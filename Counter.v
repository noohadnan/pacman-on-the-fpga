==> flow/design.v <==
module Counter(
	input [27:0] interval,
	input reset,
	input clock_50,
	output [27:0] cur_time);
	reg [27:0] now_time;
	always @(posedge clock_50)
	begin
		if (reset == 1'b1)
		begin
			now_time <= 28'd0;
		end
		else
		begin
			if (now_time == interval)  
			begin
				now_time <= 28'd0;
			end
			else
			begin
				now_time <= now_time + 28'd1;
			end
		end
	end
	assign cur_time = now_time;
endmodule
From RTL to reports: Counter --
Tool output for the design above, in the order of the flow. Line numbers count from 1 in the design file above. Operators: Yosys type, input widths -> output width; for muxes data width and select width s. Library cell names are shortened. A cell with n/a has no value.
Design: top module Counter, clock input clock_50, standard-cell library sky130hd, timing corner tt_025C_1v80

After elaboration --
Source: Yosys, flattened and elaborated, memories not mapped. Widths are those after wreduce. Registers that Yosys merges into a memory's read port (data or address) are not register bits. Print and check cells do not count. Equal cells are merged and count once.
Operators by class: $add $sub $neg 1, equality and inequality tests 1, reductions and logical operators 1
Operators by type and width (count):
- $add 28x1->28 const B | 1
- $eq 28x28->1 | 1
- $reduce_or 2->1 | 1
Storage and ports: bits in registers 28, input bits 30, word-level cells 4

Longest topological paths --
Longest topological path by Yosys (ltp), each cell counted once; first at word level (registers and memories cut), then after technology mapping (sequential cells cut; the memories' decode and read muxes count).
Depth: word-level depth 2, ABC_AREA 0, depth in mapped cells 6, mapped depth without buffers 5

Synthesis result --
Yosys stat after the flow's synthesis: flattened, memories mapped to cells. It holds for the ABC_AREA given above (unset counts as 0); a run with the other value may have another netlist.
Mapped netlist: standard cells after synthesis 188, synthesis area 1764.2 um^2, flip-flop cells 28, buffer cells 14
Cell types:
- dfxtp_1 | count 28, total area 560.538 um^2
- xnor2_1 | count 36, total area 315.302 um^2
- a221oi_1 | count 15, total area 131.376 um^2
- o31ai_1 | count 13, total area 97.594 um^2
- a211oi_1 | count 12, total area 90.086 um^2
- or4_1 | count 12, total area 90.086 um^2
- nand4_1 | count 12, total area 75.072 um^2
- clkbuf_8 | count 3, total area 41.29 um^2
- nand3_1 | count 7, total area 35.034 um^2
- nand2_1 | count 8, total area 30.029 um^2
- buf_6 | count 2, total area 22.522 um^2
- or4_4 | count 2, total area 22.522 um^2
- clkbuf_1 | count 5, total area 18.768 um^2
- or3_1 | count 3, total area 18.768 um^2
- and4_1 | count 2, total area 17.517 um^2
- xor2_1 | count 2, total area 17.517 um^2
- a221oi_2 | count 1, total area 15.014 um^2
- buf_2 | count 3, total area 15.014 um^2
Other cell types: 15; their cells: 22.

Worst setup path after synthesis --
Path of least setup slack by OpenSTA after synthesis, without wires, with an ideal clock, recovery checks aside; 20% of the period is set as input and as output delay. Where synthesis merged equal registers, the netlist keeps one of their names.
Timing path after synthesis: kind reg-to-reg, from reg now_time[0], to reg now_time[16], clock period 2.97 ns, setup time 0.086 ns, time at the first pin 0.000 ns, data arrival time 2.013 ns, data required time 2.884 ns, slack 0.871 ns, path delay 2.099 ns, stages 7, synthesis period reached 2.099 ns
"path delay" is the arrival time less input delay plus setup time. "stages" counts driving pins, that of a launching flip-flop among them; a cell with two outputs on the path counts twice. "synthesis period reached" is the clock period less the worst setup slack; recovery checks do not enter. This is arithmetic on one report: input and output delays are still those of the set period (20% each). Between the ends stands the longest chain of elaborated cells between them, by number of cells; it is not shown to be the way that was timed. Of several equally long chains one is given. A line is the first line of the expression or statement that the cell stems from. Yosys adds cells for indexed reads and writes and turns some case tables into memories. At most two assigning lines are given for a register; there are more.
On the way, after synthesis: cells stage by stage dfxtp_1 -> ha_1 -> nand4_1 -> or4_4 -> buf_6 -> or4_4 -> a221oi_2, length of the longest elaborated chain 2
RTL lines, path after synthesis:
- from (decl) | RTL line 6 | reg [27:0] now_time;
- from (assign) | RTL line 11 | now_time <= 28'd0;
- from (assign) | RTL line 21 | now_time <= now_time + 28'd1;
- $eq 28x28->1 | RTL line 15 | if (now_time == interval)
- $reduce_or 2->1
- to (assign) | RTL line 17 | now_time <= 28'd0;
- to (assign) | RTL line 21
- to (decl) | RTL line 6

Path in the finished layout --
Path of least setup slack in the final report of flow run A (OpenROAD, finished layout, wires in). Where an end is a register, its clock arrival counts in the times.
Timing path after layout: kind reg-to-reg, from reg now_time[0], to reg now_time[16], clock period 1.27 ns, setup time 0.08 ns, time at the first pin 0.29 ns, data arrival time 2.26 ns, data required time 1.47 ns, slack -0.79 ns, stages 7
Between the ends stands the longest chain of elaborated cells between them, by number of cells; it is not shown to be the way that was timed. Of several equally long chains one is given. At most two assigning lines are given for a register; there are more.
On the way, after layout: cells stage by stage dfxtp_4 -> ha_4 -> nand4_1 -> or4_4 -> buf_4 -> or4_4 -> a221oi_2, length of the longest elaborated chain 2
RTL lines, path after layout:
- from (decl) | RTL line 6 | reg [27:0] now_time;
- from (assign) | RTL line 11 | now_time <= 28'd0;
- from (assign) | RTL line 21 | now_time <= now_time + 28'd1;
- $eq 28x28->1 | RTL line 15 | if (now_time == interval)
- $reduce_or 2->1
- to (assign) | RTL line 17 | now_time <= 28'd0;
- to (assign) | RTL line 21
- to (decl) | RTL line 6

Hand-over note for Counter

Measured data: module Counter, platform sky130hd, 2 stored runs of the flow under differing settings, order arbitrary. Input and output delays are each 20% of the period that was set; the output load is 0.01 pF.
"clock period reached" means the clock period less the worst setup slack. The figure is calculated, with input and output delays left at 20% of the set period.
By "worst path time" is meant the share of the clock period that the worst setup path is allowed (20% is reserved at inputs, 20% at outputs), minus its slack. Clock arrival times at its registers enter into it.
"total power after layout" rests on the timing tool's default activity at the inputs, not on a simulated workload.

* Flow run A | settings: period_ns 1.27; CORE_UTILIZATION 25; SETUP_SLACK_MARGIN -0.12; CELL_PAD_IN_SITES_GLOBAL_PLACEMENT 1; TNS_END_PERCENT 85; GPL_TIMING_DRIVEN 1; CTS_CLUSTER_SIZE 25; CAP_MARGIN 30; MIN_ROUTING_LAYER met2; CORE_MARGIN 2; SLEW_MARGIN 20 | results: total power after layout 0.001753 W; standard-cell area after layout 3,842.4 um^2; setup total negative slack -17.307 ns; worst path time 2.06 ns; kind of the worst setup path reg-to-reg; setup slack of the worst path -0.789 ns; mapped cell area after synthesis 1,764.2 um^2; smallest hold slack 0.588 ns; utilization of the finished layout 56.6%; clock period reached 2.059 ns; die size 7,744.9 um^2
* Flow run B | settings: period_ns 3.45; CORE_UTILIZATION 37; PLACE_DENSITY 0.85; CELL_PAD_IN_SITES_GLOBAL_PLACEMENT 3; CELL_PAD_IN_SITES_DETAIL_PLACEMENT 2; CTS_CLUSTER_SIZE 29; CTS_CLUSTER_DIAMETER 91; CAP_MARGIN 15; SLEW_MARGIN 30; MIN_ROUTING_LAYER met2; CORE_MARGIN 2 | results: smallest hold slack 0.560 ns; setup total negative slack 0.000 ns; mapped cell area after synthesis 1,764.2 um^2; worst path time 2.00 ns; kind of the worst setup path input-to-reg; clock period reached 2.688 ns; standard-cell area after layout 2,394.8 um^2; utilization of the finished layout 51.4%; total power after layout 0.0006864 W; setup slack of the worst path 0.762 ns; die size 5,336.3 um^2

End of note.
